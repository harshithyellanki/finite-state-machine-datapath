==> flow/design.v <==
module count_ones_fsmd_2p #(
    parameter  int INPUT_WIDTH  = 8,
    localparam int OUTPUT_WIDTH = $clog2(INPUT_WIDTH + 1)
) (
    input  logic                    clk,
    input  logic                    rst,
    input  logic                    go,
    input  logic [ INPUT_WIDTH-1:0] in,
    output logic [OUTPUT_WIDTH-1:0] out,
    output logic                    done
);
  typedef enum logic[1:0] {
    START,
    COMPUTE,
    RESTART,
    XXX = 'x
  } state_t;
  state_t state_r , next_state;
  logic done_r, next_done;
  logic [$bits(in)-1:0]  n_r, next_n;
  logic [$bits(out)-1:0]  out_r, next_out;
  logic [$bits(out)-1:0] count_r, next_count;
  assign out = out_r;
  assign done = done_r;
  always_ff@(posedge clk or posedge rst) begin
    if(rst) begin
      done_r <= 1'b0;
      count_r <= '0;
      out_r <= '0;
      n_r <= '0;
      state_r <= START;
    end else begin
      done_r <= next_done;
      out_r <= next_out;
      n_r <= next_n;
      count_r <= next_count;
      state_r <= next_state;
    end
  end
  always_comb begin
    next_done = done_r;
    next_out = out_r;
    next_n = n_r;
    next_count = count_r;
    next_state = state_r;
    case (state_r)
      START :  begin
        next_done = 1'b0;
        next_out = '0;
        next_n = in;
        next_count = '0;
        if(go) begin
          next_state = COMPUTE;
        end
      end
        COMPUTE : begin
          if(next_n != 0) begin
            next_n = next_n & (next_n - 1);
            next_count = next_count + 1'b1;
          end else begin
            next_state = RESTART;
          end
        end
        RESTART : begin
          next_out = next_count;
          next_done = 1'b1;
          next_count = '0;
          next_n = in;
          if(go) begin
            next_done = 1'b0;
            next_state = COMPUTE;
          end
        end
        default: next_state = XXX;
      endcase
    end
endmodule
[From RTL to reports: count_ones_fsmd_2p]
The steps from the RTL of count_ones_fsmd_2p to its reports follow in flow order.
Line numbers count from 1 in the design file above.
Operators: Yosys type, input widths -> output width; for muxes data width and select width s.
Library cell names are shortened.
The mark n/a stands for no value.
Inputs
  top: count_ones_fsmd_2p
  clock input: clk
  cell library: sky130hd
  library corner: tt_025C_1v80

[Elaborated design]
Counts by Yosys on the flattened word-level netlist (proc, flatten, opt, wreduce; memories kept). Register bits leave out memories and registers merged into their read ports (data or address). Print and check cells are left out.
Word-level totals
  flip-flop bits (word level): 19
  cells after elaboration: 30
  input bits: 11
Operators by class
  $add $sub $neg: 2
  equal/unequal tests: 5
  bitwise gates (word level): 1
  muxes and demuxes: 10
  reductions and logical operators: 7
Operators by type and width (number)
  $pmux 8 s2: 1
  $pmux 4 s2: 2
  $sub 8x1->8 const B: 1
  $and 8x8->8: 1
  $reduce_bool 8->1: 1
  $mux 8: 1
  $ne 2x2->1 const B: 2
  $reduce_and 2->1: 2
  $reduce_bool 2->1: 2
  $add 4x1->4 const B: 1
  $pmux 2 s2: 1
  $mux 4: 1
  $mux 2: 2
  $eq 2x1->1 const B: 1
  $ne 2x1->1 const B: 1
  $eq 2x2->1 const B: 1
  $logic_not 2->1: 1
  $reduce_or 2->1: 1
  $pmux 1 s2: 1
  $mux 1: 1

[Logic depth]
Depth = most cells in a row (Yosys ltp): at word level without a register or memory, in the mapped netlist without a sequential cell, where the memories' decode and read muxes count.
Depth
  word-level depth: 4
  ABC_AREA: 0
  depth in mapped cells: 5
  mapped depth without buffers: 4

[Mapped cells and area]
Source: synth_stat.txt of the flow (Yosys; design flattened, memories mapped). It holds for the ABC_AREA given above (unset counts as 0); a run with the other value may have another netlist.
Synthesis totals
  flip-flops: 20
  cell count: 93
  chip area (Yosys): 972.2 um2
Cell types (number)
  dfrtp_1: 19
  a22o_1: 5
  mux2i_1: 3
  dfstp_2: 1
  nand3_1: 5
  nor2_1: 6
  a32o_1: 2
  nor3_1: 4
  clkbuf_1: 5
  nand2_1: 5
  nand4_1: 3
  a31o_2: 2
  o2111ai_1: 2
  inv_1: 4
  or4_1: 2
  ha_1: 1
  nor2b_1: 2
  nor4_1: 2
Other cell types: 17; their cells: 20.

[Timing after synthesis]
Source: OpenSTA report_checks on the synthesized netlist (no wires, ideal clock, input and output delay 20% of the period each), path of least setup slack; recovery checks are left aside. Register names are those of the netlist, which keeps one name where synthesis merged equal registers.
Timing path after synthesis
  kind: register to register
  start point: register n_r[4]
  end point: register n_r[2]
  arrival time: 1.795 ns
  clock period: 2.12 ns
  library setup time: 0.122 ns
  path delay: 1.917 ns
  required time: 1.998 ns
  setup slack: 0.203 ns
  stages on the path: 5
  period reached after synthesis: 1.917 ns
"path delay" = arrival - input delay + setup time.
"stages on the path" counts driving pins, that of a launching flip-flop among them; a cell with two outputs on the path counts twice.
"period reached after synthesis" is the clock period less the worst setup slack; recovery checks do not enter. This is arithmetic on one report: input and output delays are still those of the set period (20% each).
Between the ends stands the longest chain of elaborated cells between them, by number of cells; it is not shown to be the way that was timed. Of several equally long chains one is given.
Each line given opens the expression or statement behind the cell; cells for indexed reads and writes are added by Yosys, which also makes memories of some case tables.
Between the ends, after synthesis
  cells stage by stage: dfrtp_1 > or4_1 > buf_2 > or4_4 > a32o_1
  cells in the longest elaborated chain: 3
  elaborated cells on any way between the ends: 5
  RTL lines with such cells: 2
  those cells by class: eq/ne: 1; mux: 2; reduce/logical: 2
Ends and longest elaborated chain, after synthesis
  start: declaration: line 20  | logic [$bits(in)-1:0]  n_r, next_n;
  start: assignment: line 30  | n_r <= '0;
  start: assignment: line 35  | n_r <= next_n;
  $reduce_bool 8->1: line 57  | if(next_n != 0) begin
  $mux 8: line 57
  $pmux 8 s2: line 46  | case (state_r)
  end: assignment: line 30
  end: assignment: line 35
  end: declaration: line 20

[Path in the finished layout]
From the final timing report of flow run A: the path of least setup slack in the routed layout; clock arrival at registers is part of the times.
Timing path after layout
  kind: register to register
  start point: register n_r[7]
  end point: register n_r[1]
  clock period: 2.11 ns
  stages on the path: 4
  arrival time: 1.95 ns
  setup slack: 0.36 ns
  library setup time: 0.10 ns
  required time: 2.30 ns
Between the ends stands the longest chain of elaborated cells between them, by number of cells; it is not shown to be the way that was timed. Of several equally long chains one is given.
Between the ends, after layout
  cells stage by stage: dfrtp_1 > or4_4 > or4_4 > a32o_1
  cells in the longest elaborated chain: 3
  elaborated cells on any way between the ends: 5
  RTL lines with such cells: 2
  those cells by class: eq/ne: 1; mux: 2; reduce/logical: 2
Ends and longest elaborated chain, after layout
  start: declaration: line 20  | logic [$bits(in)-1:0]  n_r, next_n;
  start: assignment: line 30  | n_r <= '0;
  start: assignment: line 35  | n_r <= next_n;
  $reduce_bool 8->1: line 57  | if(next_n != 0) begin
  $mux 8: line 57
  $pmux 8 s2: line 46  | case (state_r)
  end: assignment: line 30
  end: assignment: line 35
  end: declaration: line 20

Flow measurements of count_ones_fsmd_2p on sky130hd: 2 stored runs with different settings, listed in no order. Input and output delays are each 20% of the period that was set; the output load is 0.01 pF.
"achieved clock period (ns)" = clock period - worst setup slack. The figure is calculated, with input and output delays left at 20% of the set period.
"worst setup path time (ns)" = time allowed to the worst setup path (clock period - input delay - output delay, where it has them) - its slack; a late launch clock adds to it, a late capture clock takes from it.
By "finish__power__total" is meant OpenSTA's value without simulated activity: inputs other than the clock are taken to toggle once in ten clock periods, and the tool carries that through the logic.

Flow files of flow run A
==> flow/run.sh <==
#!/bin/bash
# the make line also repeats the synthesis and layout settings of config.mk as NAME=value (left out here)
make -C /OpenROAD-flow-scripts/flow DESIGN_CONFIG=/design/flow/config.mk WORK_HOME=/design/flow/orfs CLKGATE_MAP_FILE= finish
==> flow/config.mk <==
export PLATFORM = sky130hd
export DESIGN_NAME = count_ones_fsmd_2p
export DESIGN_NICKNAME = count_ones_fsmd_2p
export VERILOG_FILES = /design/flow/design.v
export SDC_FILE = /design/flow/constraint.sdc
export NUM_CORES = 4
export LEC_CHECK = 0
export CAP_MARGIN = 20
export CORE_MARGIN = 2
export CORE_UTILIZATION = 40
export SETUP_SLACK_MARGIN = 0.48
export SLEW_MARGIN = 20
==> flow/constraint.sdc <==
create_clock -name core_clock -period 2.11 [get_ports {clk}]
set_input_delay 0.4220 -clock core_clock [delete_from_list [all_inputs] [get_ports {clk}]]
set_output_delay 0.4220 -clock core_clock [all_outputs]
set_load 0.01 [all_outputs]

report of flow run A
yosys chip area after synthesis (um^2): 972.2
finish__design__die__area: 2840.9
finish__design__instance__area__stdcell: 1242.4
finish__design__instance__utilization: 0.5511
finish__timing__setup__ws: 0.357
finish__timing__setup__tns: 0.000
finish__timing__hold__ws: 0.434
finish__power__total: 1.691e-03
achieved clock period (ns): 1.753
worst setup path time (ns): 1.75
worst setup path kind: register to register

Flow files of flow run B
==> flow/run.sh <==
#!/bin/bash
# the make line also repeats the synthesis and layout settings of config.mk as NAME=value (left out here)
make -C /OpenROAD-flow-scripts/flow DESIGN_CONFIG=/design/flow/config.mk WORK_HOME=/design/flow/orfs CLKGATE_MAP_FILE= finish
==> flow/config.mk <==
export PLATFORM = sky130hd
export DESIGN_NAME = count_ones_fsmd_2p
export DESIGN_NICKNAME = count_ones_fsmd_2p
export VERILOG_FILES = /design/flow/design.v
export SDC_FILE = /design/flow/constraint.sdc
export NUM_CORES = 4
export LEC_CHECK = 0
export CAP_MARGIN = 20
export CELL_PAD_IN_SITES_GLOBAL_PLACEMENT = 3
export CORE_MARGIN = 2
export CORE_UTILIZATION = 37
export CTS_CLUSTER_DIAMETER = 100
export CTS_CLUSTER_SIZE = 97
export GPL_ROUTABILITY_DRIVEN = 1
export GPL_TIMING_DRIVEN = 1
export MIN_ROUTING_LAYER = met1
export PLACE_DENSITY_LB_ADDON = 0.03
export SETUP_SLACK_MARGIN = 0.19
export SLEW_MARGIN = 30
export TNS_END_PERCENT = 35
==> flow/constraint.sdc <==
create_clock -name core_clock -period 2.99 [get_ports {clk}]
set_input_delay 0.5980 -clock core_clock [delete_from_list [all_inputs] [get_ports {clk}]]
set_output_delay 0.5980 -clock core_clock [all_outputs]
set_load 0.01 [all_outputs]

report of flow run B
yosys chip area after synthesis (um^2): 972.2
finish__design__die__area: 3053.7
finish__design__instance__area__stdcell: 1169.9
finish__design__instance__utilization: 0.4722
finish__timing__setup__ws: 0.938
finish__timing__setup__tns: 0.000
finish__timing__hold__ws: 0.507
finish__power__total: 1.113e-03
achieved clock period (ns): 2.052
worst setup path time (ns): 2.05
worst setup path kind: register to register
