==> flow/design.v <==
module count_ones_fsmd_1p #(
    parameter  int INPUT_WIDTH  = 8,
    localparam int OUTPUT_WIDTH = $clog2(INPUT_WIDTH + 1)
) (
    input  logic                    clk,
    input  logic                    rst,
    input  logic                    go,
    input  logic [ INPUT_WIDTH-1:0] in,
    output logic [OUTPUT_WIDTH-1:0] out,
    output logic                    done
);
typedef enum logic [1:0] {
  START,
  COMPUTE,
  RESTART,
  XXX = 'x
} state_t;
state_t state_r;
logic [$bits(in)-1:0]  n_r;
logic [$bits(out)-1:0]  out_r;
logic [$bits(out)-1:0] count_r;
logic         done_r;
assign out = out_r;
assign done = done_r;
always_ff@(posedge clk or posedge rst) begin
  if ((rst)) begin
    out_r <= '0;
    done_r <= 1'b0;
    count_r <= '0;
    n_r <= '0;
    state_r <= START;
  end else begin
    done_r <= 1'b0;
    case(state_r)
      START: begin
        done_r <= 1'b0;
        out_r <= '0;
        count_r <= '0;
        n_r <= in;
        if(go) state_r <= COMPUTE;
      end
      COMPUTE: begin
        if(n_r!=0) begin
          n_r <= n_r & (n_r-1);
          count_r <= count_r + 1'b1;
        end else begin
          state_r <= RESTART;
        end
      end
      RESTART: begin
        out_r <= count_r;
        done_r <= 1'b1;
        count_r <= '0;
        n_r <= in;
        if(go) begin
          done_r <= 1'b0;
          state_r <= COMPUTE;
        end
      end 
        default: state_r <= XXX;
    endcase
  end
end
endmodule
# Step by step through the tools: count_ones_fsmd_1p
# What the tools print for count_ones_fsmd_1p, step after step.
# Line numbers count from 1 in the design file above.
# Operators carry their Yosys type and port widths (W data, S select, Z words).
# Not given: --
# inputs
top	count_ones_fsmd_1p
clk_port	clk
cell_library	sky130hd
pvt_corner	tt_025C_1v80

# Word level
# Counts by Yosys on the flattened word-level netlist (proc, flatten, opt, wreduce; memories kept). Register bits leave out memories and registers merged into their read ports (data or address). Print and check cells are left out.
# word_totals
ff_bits	19
in_bits	11
out_inout_bits	5
wordCells	30
# op_classes
add_sub_neg	2
equal	5
mux	10
bitwise	1
reduce_logical	7
# ops
cell	count
$pmux W8 S2	1
$pmux W4 S2	2
$sub A8 B1 Y8 const B	1
$and A8 B8 Y8	1
$reduce_bool A8 Y1	1
$mux W8	1
$ne A2 B2 Y1 const B	2
$reduce_and A2 Y1	2
$reduce_bool A2 Y1	2
$add A4 B1 Y4 const B	1
$pmux W2 S2	1
$mux W4	1
$mux W2	2
$eq A2 B1 Y1 const B	1
$ne A2 B1 Y1 const B	1
$eq A2 B2 Y1 const B	1
$logic_not A2 Y1	1
$reduce_or A2 Y1	1
$mux W1	2

# Depth
# Longest topological path by Yosys (ltp), each cell counted once; first at word level (registers and memories cut), then after technology mapping (sequential cells cut; the memories' decode and read muxes count).
# depth
depth_word	4
ABC_AREA	0
ltp_mapped	5

# Synthesis result
# Source: synth_stat.txt of the flow (Yosys; design flattened, memories mapped). It holds for the ABC_AREA given above (unset counts as 0); a run with the other value may have another netlist.
# mapped
mapped_cells	93
area_um2	975.9
sequential_area_um2	501.7
ffs	20
# by_type
cell	count	type_area_um2
sky130_fd_sc_hd__dfrtp_1	19	475.456
sky130_fd_sc_hd__a22o_1	4	35.034
sky130_fd_sc_hd__o21ai_0	6	30.029
sky130_fd_sc_hd__dfstp_2	1	26.275
sky130_fd_sc_hd__nand3_1	5	25.024
sky130_fd_sc_hd__a211oi_1	3	22.522
sky130_fd_sc_hd__nand2_1	6	22.522
sky130_fd_sc_hd__mux2i_1	2	20.019
sky130_fd_sc_hd__or2_2	3	18.768
sky130_fd_sc_hd__nor3_4	1	16.266
sky130_fd_sc_hd__buf_2	3	15.014
sky130_fd_sc_hd__nor2_1	4	15.014
sky130_fd_sc_hd__nor3_1	3	15.014
sky130_fd_sc_hd__ha_1	1	12.512
sky130_fd_sc_hd__nand4_1	2	12.512
sky130_fd_sc_hd__nor2b_1	2	12.512
sky130_fd_sc_hd__nor4_2	1	12.512
sky130_fd_sc_hd__o22ai_1	2	12.512
# Not listed: further types 22, cells in them 25.

# Path before layout
# OpenSTA on the mapped netlist: ideal clock, no wires. The path of least setup slack (recovery checks aside). Input and output delay are each 20% of the period. Register names are those of the netlist, which keeps one name where synthesis merged equal registers.
# synth_path
path_kind	reg2reg
startpoint	register n_r[4]
endpoint	register n_r[6]
clock_period_ps	1630
setup_time_ps	128
t_arrival_ps	1318
required_ps	1502
path_slack_ps	185
path_delay_ps	1446
stages	4
n_path_buf	0
period_less_setup_slack_ps	1445
# "path_delay_ps" = arrival - input delay + setup time.
# "stages" counts driving pins, that of a launching flip-flop among them; a cell with two outputs on the path counts twice.
# "period_less_setup_slack_ps" is the clock period less the worst setup slack; recovery checks do not enter. This is arithmetic on one report: input and output delays are still those of the set period (20% each).
# Between the ends stands the longest chain of elaborated cells between them, by number of cells; it is not shown to be the way that was timed. Of several equally long chains one is given.
# Each line given opens the expression or statement behind the cell; cells for indexed reads and writes are added by Yosys, which also makes memories of some case tables.
# At most two assigning lines are given for a register; there are more.
# synth_between
cell_sequence	sky130_fd_sc_hd__dfrtp_1 > sky130_fd_sc_hd__or4b_2 > sky130_fd_sc_hd__a211oi_1 > sky130_fd_sc_hd__nor3_1
elab_chain_cells	4
# synth_rtl
element	line	rtl
start: declaration	19	logic [$bits(in)-1:0]  n_r;
start: assignment	39	n_r <= in;
start: assignment	44	n_r <= n_r & (n_r-1);
$sub A8 B1 Y8	44
$and A8 B8 Y8	44
$mux W8	43	if(n_r!=0) begin
$pmux W8 S2	34	case(state_r)
end: assignment	39
end: assignment	44
end: declaration	19

# Path in the finished layout
# Path of least setup slack in the final report of job 1 (OpenROAD, finished layout, wires in). Where an end is a register, its clock arrival counts in the times.
# The path's times are printed in steps of 10 ps; the period is the one set.
# layout_path
path_kind	reg2reg
startpoint	register n_r[1]
endpoint	register count_r[3]
clock_period_ps	1450
setup_time_ps	120
t_arrival_ps	1590
required_ps	1580
path_slack_ps	-10
stages	4
n_path_buf	0
# Between the ends stands the longest chain of elaborated cells between them, by number of cells; it is not shown to be the way that was timed. Of several equally long chains one is given.
# At most two assigning lines are given for a register; there are more.
# layout_between
cell_sequence	sky130_fd_sc_hd__dfrtp_1 > sky130_fd_sc_hd__or4_4 > sky130_fd_sc_hd__o211ai_1 > sky130_fd_sc_hd__nand3_1
elab_chain_cells	3
# layout_rtl
element	line	rtl
start: declaration	19	logic [$bits(in)-1:0]  n_r;
start: assignment	39	n_r <= in;
start: assignment	44	n_r <= n_r & (n_r-1);
$reduce_bool A8 Y1	43	if(n_r!=0) begin
$mux W4	43
$pmux W4 S2	34	case(state_r)
end: assignment	38	count_r <= '0;
end: assignment	45	count_r <= count_r + 1'b1;
end: declaration	21	logic [$bits(out)-1:0] count_r;

Memo
Re: implementation data of count_ones_fsmd_1p

Below are 2 stored runs of the flow (Yosys, OpenROAD; platform sky130hd) on count_ones_fsmd_1p, each with its settings and what was measured, unordered. Constraints: input delay and output delay 20% of the set period each, output load 0.01 pF.
"period_less_ws_ps": clock period set for the run, less the worst setup slack. It is reckoned from that one timing run; input and output delays stay at 20% of the period that was set.
"worst_path_time_ps" = time allowed to the worst setup path (clock period - input delay - output delay, where it has them) - its slack; a late launch clock adds to it, a late capture clock takes from it.
"power.total_mw" is the tool's figure for a default switching activity; nothing was simulated.
"worst_path_time_ps" is given in steps of 10 ps.

Job 1, flow files:
==> flow/run.sh <==
#!/bin/bash
# the make line also repeats the synthesis and layout settings of config.mk as NAME=value (left out here)
make -C /OpenROAD-flow-scripts/flow DESIGN_CONFIG=/design/flow/config.mk WORK_HOME=/design/flow/orfs CLKGATE_MAP_FILE= finish
==> flow/config.mk <==
export PLATFORM = sky130hd
export DESIGN_NAME = count_ones_fsmd_1p
export DESIGN_NICKNAME = count_ones_fsmd_1p
export VERILOG_FILES = /design/flow/design.v
export SDC_FILE = /design/flow/constraint.sdc
export NUM_CORES = 4
export LEC_CHECK = 0
export CAP_MARGIN = 20
export CORE_MARGIN = 2
export CORE_UTILIZATION = 22
export SLEW_MARGIN = 20
==> flow/constraint.sdc <==
create_clock -name core_clock -period 1.45 [get_ports {clk}]
set_input_delay 0.2900 -clock core_clock [delete_from_list [all_inputs] [get_ports {clk}]]
set_output_delay 0.2900 -clock core_clock [all_outputs]
set_load 0.01 [all_outputs]

==> results of job 1, as CSV <==
result,value
worstSetupSlack_ps,-10
period_less_ws_ps,1460
design.die.area_um2,4985.1
util_frac,0.318
yosys_chip_area_um2,975.9
timing.setup.tns_ps,-10
worst_path_time_ps,1460
worst_setup_path_type,"reg2reg"
power.total_mw,2.761

Job 2, flow files:
==> flow/run.sh <==
#!/bin/bash
# the make line also repeats the synthesis and layout settings of config.mk as NAME=value (left out here)
make -C /OpenROAD-flow-scripts/flow DESIGN_CONFIG=/design/flow/config.mk WORK_HOME=/design/flow/orfs CLKGATE_MAP_FILE= finish
==> flow/config.mk <==
export PLATFORM = sky130hd
export DESIGN_NAME = count_ones_fsmd_1p
export DESIGN_NICKNAME = count_ones_fsmd_1p
export VERILOG_FILES = /design/flow/design.v
export SDC_FILE = /design/flow/constraint.sdc
export NUM_CORES = 4
export LEC_CHECK = 0
export ABC_AREA = 0
export CAP_MARGIN = 20
export CORE_MARGIN = 5
export CORE_UTILIZATION = 15
export GPL_ROUTABILITY_DRIVEN = 0
export MAX_ROUTING_LAYER = met5
export PLACE_DENSITY = 0.82
export SLEW_MARGIN = 20
==> flow/constraint.sdc <==
create_clock -name core_clock -period 0.844 [get_ports {clk}]
set_input_delay 0.1688 -clock core_clock [delete_from_list [all_inputs] [get_ports {clk}]]
set_output_delay 0.1688 -clock core_clock [all_outputs]
set_load 0.01 [all_outputs]

==> results of job 2, as CSV <==
result,value
worstSetupSlack_ps,-609
period_less_ws_ps,1453
design.die.area_um2,8219.2
util_frac,0.257
yosys_chip_area_um2,975.9
timing.setup.tns_ps,-9157
worst_path_time_ps,1450
worst_setup_path_type,"reg2reg"
power.total_mw,5.577
