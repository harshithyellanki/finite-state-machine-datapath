==> flow/design.v <==
module count_ones_datapath #(
    parameter int INPUT_WIDTH = 32,
    localparam int OUTPUT_WIDTH = $clog2(INPUT_WIDTH + 1)
) (
    input  logic                    clk,
    input  logic                    rst,
    input  logic [INPUT_WIDTH-1:0]  in,
    input  logic                    n_en,
    input  logic                    n_sel,
    input  logic                    count_en,
    input  logic                    count_sel,
    input  logic                    out_en,
    output logic [OUTPUT_WIDTH-1:0] out,
    output logic                    n_eq_0
);
    logic [INPUT_WIDTH-1:0] n_r, n_next;
    logic [OUTPUT_WIDTH-1:0] count_r, count_next;
    always_ff @(posedge clk or posedge rst) begin
        if (rst) begin
            n_r     <= '0;
            count_r <= '0;
        end else begin
                 n_r <= n_next;
              count_r <= count_next;
        end
    end
    always_comb begin
        if (out_en) begin
            out = count_r;  
        end else begin
            out = 0;        
        end
    end
    always_comb begin
        n_next = n_r;
        count_next = count_r;
        if (n_en) begin
            n_next = n_sel ? in : (n_r & (n_r - 1));
            if ((n_eq_0 == 0) && (n_sel == 0)) count_next = count_r + 1; 
        end
        if (count_en && count_sel) count_next = '0; 
    end
    assign n_eq_0 = (n_r == 0);
endmodule
module count_ones_fsm (
    input  logic clk,
    input  logic rst,
    input  logic go,
    input  logic n_eq_0,
    output logic done,
    output logic n_en,
    output logic out_en,
    output logic count_en,
    output logic n_sel,
    output logic count_sel
);
    typedef enum logic [1:0] {START, COMPUTE, RESTART} state_t;
    state_t state_r, next_state;
    always_ff @(posedge clk or posedge rst) begin
        if (rst) 
            state_r <= START;
        else 
            state_r <= next_state;
    end
    always_comb begin
        n_en = 0;
        n_sel = 0;
        count_en = 0;
        count_sel = 0;
        out_en = 0;
        done = 0;  
        next_state = state_r; 
        case (state_r)
            START: begin
                if (go) begin
                    n_en = 1;
                    n_sel = 1;
                    count_en = 1;
                    count_sel = 1; 
                    out_en = 0;
                    next_state = COMPUTE;
                end
            end
            COMPUTE: begin
                n_en = 1;
                count_en = 1;
                if (n_eq_0) begin
                     done = 1;
                     out_en = 1'b1;
                    if(go) begin
                        next_state = RESTART;
                    end
                end 
            end
            RESTART: begin
                count_en = 1;
                count_sel = 1;
                done = 0;
                n_en = 1;
                n_sel = 1;
                count_en = 1;
                count_sel = 1; 
                next_state = COMPUTE;
            end
        endcase
    end
endmodule
module count_ones_fsm_plus_d #(
    parameter  int INPUT_WIDTH  = 8,
    localparam int OUTPUT_WIDTH = $clog2(INPUT_WIDTH + 1)
) (
    input  logic                    clk,
    input  logic                    rst,
    input  logic                    go,
    input  logic [ INPUT_WIDTH-1:0] in,
    output logic [OUTPUT_WIDTH-1:0] out,
    output logic                    done
);
logic n_eq_0;
logic n_en;
logic n_sel;
logic count_en;
logic count_sel;
logic out_en;
count_ones_datapath #(
    .INPUT_WIDTH(INPUT_WIDTH)
) datapath (
    .clk(clk),
    .rst(rst),
    .in(in),
    .n_en(n_en),
    .n_sel(n_sel),
    .count_en(count_en),
    .count_sel(count_sel),
    .out_en(out_en),
    .out(out),
    .n_eq_0(n_eq_0)
);
count_ones_fsm controller (
    .clk(clk),
    .rst(rst),
    .go(go),
    .n_eq_0(n_eq_0),
    .done(done),
    .n_en(n_en),
    .out_en(out_en),
    .count_en(count_en),
    .n_sel(n_sel),
    .count_sel(count_sel)
);
endmodule
# == Step by step through the tools: count_ones_fsm_plus_d ==
# What the tools print for count_ones_fsm_plus_d, step after step.
# Lines are those of the file above, counted from 1.
# Operators carry their Yosys type and port widths (W data, S select, Z words).
# Cell names lack the library's common part.
# A cell with n/a has no value.
# setup
top_module,count_ones_fsm_plus_d
clock_port,clk
library,sky130hd
lib_corner,tt_025C_1v80

# == Elaborated design ==
# Yosys after proc, flatten, opt, wreduce and memory -nomap, before mapping. Memory bits, and registers merged into a memory's read port (data or address), are not among the register bits. Print and check cells are not counted. Equal cells are merged and count once.
# word_totals
ff_bits,14
elab_cells,37
# classes
n_addsub,2
eq_ne,5
mux,14
bitwise,3
reduce_logical,10
# ops
cell,n
$mux W4,4
$sub A8 B1 Y8 const B,1
$and A8 B8 Y8,1
$logic_not A8 Y1,1
$mux W8,1
$ne A2 B2 Y1 const B,3
$pmux W2 S3,1
$mux W2,3
$reduce_bool A2 Y1,2
$add A4 B1 Y4 const B,1
$reduce_and A4 Y1,1
$pmux W1 S2,2
$reduce_bool A3 Y1,1
$mux W1,3
$logic_and A1 B1 Y1,2
$not A1 Y1,2
$eq A2 B1 Y1 const B,1
$eq A2 B2 Y1 const B,1
$logic_not A2 Y1,1
$reduce_and A2 Y1,1
$reduce_or A2 Y1,1

# == Logic depth ==
# Depth = most cells in a row (Yosys ltp): at word level without a register or memory, in the mapped netlist without a sequential cell, where the memories' decode and read muxes count.
# depth
ltp_word,7
abc_area,0
ltp_mapped,4
depth_no_buf,4

# == Netlist ==
# Source: synth_stat.txt of the flow (Yosys; design flattened, memories mapped). It holds for the ABC_AREA given above (unset counts as 0); a run with the other value may have another netlist.
# by_type
cell_type,n,type_area_um2
dfrtp_1,14,350.336
nand2_1,19,71.318
mux2i_1,3,30.029
o21ai_0,6,30.029
dfstp_2,1,26.275
and2_1,4,25.024
nor4_4,1,21.27
a21oi_1,4,20.019
o311ai_0,2,17.517
nand3_1,3,15.014
or4b_4,1,13.763
ha_1,1,12.512
nand2b_1,2,12.512
nor4_1,2,12.512
a2111o_1,1,11.261
nand4bb_1,1,11.261
a21o_2,1,8.758
o41ai_1,1,8.758
# Other cell types: 8; their cells: 10.
# mapped
stdcells,77
synth_area_um2,750.7
seqArea_um2,376.6
ff_cells,15
n_buf,2
# By module: a second synthesis without flattening, with its own total; a netlist apart from the flattened one above.
# unflattened
cells_unflattened,82
area_unflattened_um2,800.8
# Rows give one instance, submodules left out.
# by_module
mod,n_inst,cells,area_um2
count_ones_datapath #(INPUT_WIDTH=8),1,68,649.4
count_ones_fsm,1,14,151.4
count_ones_fsm_plus_d,1,0,0.0

# == Path before layout ==
# Source: OpenSTA report_checks on the synthesized netlist (no wires, ideal clock, input and output delay 20% of the period each), path of least setup slack; recovery checks are left aside. Register names are those of the netlist, which keeps one name where synthesis merged equal registers.
# synth_timing
kind,register to output
from,register datapath.n_r[1]
to,output port out[0]
period_ns,1.76
output_delay_ns,0.352
launch_ns,0.000
t_arrival_ns,1.507
slack_ns,-0.099
delay_ns,1.507
stages,4
path_buffers,0
period_less_setup_slack_ns,1.859
# "delay_ns" is the arrival time less input delay plus setup time.
# A path that ends at an output port has no setup time.
# "stages" counts driving pins, that of a launching flip-flop among them; a cell with two outputs on the path counts twice.
# "period_less_setup_slack_ns" is the clock period less the worst setup slack; recovery checks do not enter. This is arithmetic on one report: input and output delays are still those of the set period (20% each).
# The rows between start and end are the longest chain of elaborated cells between them; the timing report does not say that the signal goes this way. Where chains are equally long, one stands for them.
# A line is the first line of the expression or statement that the cell stems from. Yosys adds cells for indexed reads and writes and turns some case tables into memories.
# synth_between
cell_sequence,dfrtp_1 -> or4b_4 -> nor4_4 -> and2_1
elab_chain_len,4
cone_cells,4
classes_between,mux: 3; reduce/logical: 1
# synth_rtl
element,line,source
start: declaration,16,"logic [INPUT_WIDTH-1:0] n_r, n_next;"
start: assignment,20,n_r     <= '0;
start: assignment,23,n_r <= n_next;
$logic_not A8 Y1,43,assign n_eq_0 = (n_r == 0);
$mux W1,87,if (n_eq_0) begin
$mux W1,73,case (state_r)
$mux W4,28,if (out_en) begin
end: declaration,116,"output logic [OUTPUT_WIDTH-1:0] out,"
# Nets of the timed path that keep an RTL name, with a line that drives or declares them; the list need not be complete.
# synth_named_nets
signal,line
done,73

# == Path in the finished layout ==
# From the final timing report of run A: the path of least setup slack in the routed layout; clock arrival at registers is part of the times.
# layout_timing
kind,register to output
from,register datapath.n_r[1]
to,output port out[2]
period_ns,1.27
output_delay_ns,0.25
launch_ns,0.28
t_arrival_ns,1.79
slack_ns,-0.77
stages,6
path_buffers,2
# The rows between start and end are the longest chain of elaborated cells between them; the timing report does not say that the signal goes this way. Where chains are equally long, one stands for them.
# layout_between
cell_sequence,dfrtp_1 -> or4b_4 -> nor4_4 -> buf_4 -> and2_4 -> buf_6
elab_chain_len,4
cone_cells,4
classes_between,mux: 3; reduce/logical: 1
# layout_rtl
element,line,source
start: declaration,16,"logic [INPUT_WIDTH-1:0] n_r, n_next;"
start: assignment,20,n_r     <= '0;
start: assignment,23,n_r <= n_next;
$logic_not A8 Y1,43,assign n_eq_0 = (n_r == 0);
$mux W1,87,if (n_eq_0) begin
$mux W1,73,case (state_r)
$mux W4,28,if (out_en) begin
end: declaration,116,"output logic [OUTPUT_WIDTH-1:0] out,"

Appendix: measured runs

Measured data: module count_ones_fsm_plus_d, platform sky130hd, 2 stored runs of the flow under differing settings, order arbitrary. Input and output delays are each 20% of the period that was set; the output load is 0.01 pF.
"clock_period_reached_ns" = clock period - worst setup slack. The figure is calculated, with input and output delays left at 20% of the set period.
By "worstPathTime_ns" is meant the share of the clock period that the worst setup path is allowed (20% is reserved at inputs, 20% at outputs), minus its slack. Clock arrival times at its registers enter into it.
"total_power_uw" rests on the timing tool's default activity at the inputs, not on a simulated workload.

Run A, flow files:
==> flow/run.sh <==
#!/bin/bash
# the make line also repeats the synthesis and layout settings of config.mk as NAME=value (left out here)
make -C /OpenROAD-flow-scripts/flow DESIGN_CONFIG=/design/flow/config.mk WORK_HOME=/design/flow/orfs CLKGATE_MAP_FILE= finish
==> flow/config.mk <==
export PLATFORM = sky130hd
export DESIGN_NAME = count_ones_fsm_plus_d
export DESIGN_NICKNAME = count_ones_fsm_plus_d
export VERILOG_FILES = /design/flow/design.v
export SDC_FILE = /design/flow/constraint.sdc
export NUM_CORES = 4
export LEC_CHECK = 0
export CAP_MARGIN = 20
export CELL_PAD_IN_SITES_GLOBAL_PLACEMENT = 1
export CORE_MARGIN = 9
export CORE_UTILIZATION = 37
export CTS_CLUSTER_SIZE = 100
export GPL_TIMING_DRIVEN = 0
export HOLD_SLACK_MARGIN = 0.02
export PLACE_DENSITY_LB_ADDON = 0.11
export SLEW_MARGIN = 25
==> flow/constraint.sdc <==
create_clock -name core_clock -period 1.27 [get_ports {clk}]
set_input_delay 0.2540 -clock core_clock [delete_from_list [all_inputs] [get_ports {clk}]]
set_output_delay 0.2540 -clock core_clock [all_outputs]
set_load 0.01 [all_outputs]

==> results of run A, as CSV <==
result,value
cell_area_final_um2,1023.5
utilization_pct,56.2
worstPathTime_ns,1.79
worst_setup_path_type,"register to output"
setupTns_ns,-7.263
total_die_area_um2,3974.7
clock_period_reached_ns,2.041
final_setup_ws_ns,-0.771
total_power_uw,791.3
synth_area_um2,750.7

Run B, flow files:
==> flow/run.sh <==
#!/bin/bash
# the make line also repeats the synthesis and layout settings of config.mk as NAME=value (left out here)
make -C /OpenROAD-flow-scripts/flow DESIGN_CONFIG=/design/flow/config.mk WORK_HOME=/design/flow/orfs CLKGATE_MAP_FILE= finish
==> flow/config.mk <==
export PLATFORM = sky130hd
export DESIGN_NAME = count_ones_fsm_plus_d
export DESIGN_NICKNAME = count_ones_fsm_plus_d
export VERILOG_FILES = /design/flow/design.v
export SDC_FILE = /design/flow/constraint.sdc
export NUM_CORES = 4
export LEC_CHECK = 0
export CAP_MARGIN = 20
export CORE_ASPECT_RATIO = 1.87
export CORE_MARGIN = 9
export CORE_UTILIZATION = 34
export CTS_CLUSTER_DIAMETER = 154
export CTS_CLUSTER_SIZE = 25
export GPL_ROUTABILITY_DRIVEN = 0
export GPL_TIMING_DRIVEN = 0
export HOLD_SLACK_MARGIN = 0.15
export MIN_ROUTING_LAYER = met2
export PLACE_DENSITY_LB_ADDON = 0.29
export SETUP_SLACK_MARGIN = -0.13
export SLEW_MARGIN = 20
==> flow/constraint.sdc <==
create_clock -name core_clock -period 1.86 [get_ports {clk}]
set_input_delay 0.3720 -clock core_clock [delete_from_list [all_inputs] [get_ports {clk}]]
set_output_delay 0.3720 -clock core_clock [all_outputs]
set_load 0.01 [all_outputs]

==> results of run B, as CSV <==
result,value
final_setup_ws_ns,-0.268
synth_area_um2,750.7
total_power_uw,545
utilization_pct,47.5
worstPathTime_ns,1.76
worst_setup_path_type,"register to output"
total_die_area_um2,4306.9
clock_period_reached_ns,2.128
cell_area_final_um2,967.2
setupTns_ns,-1.230
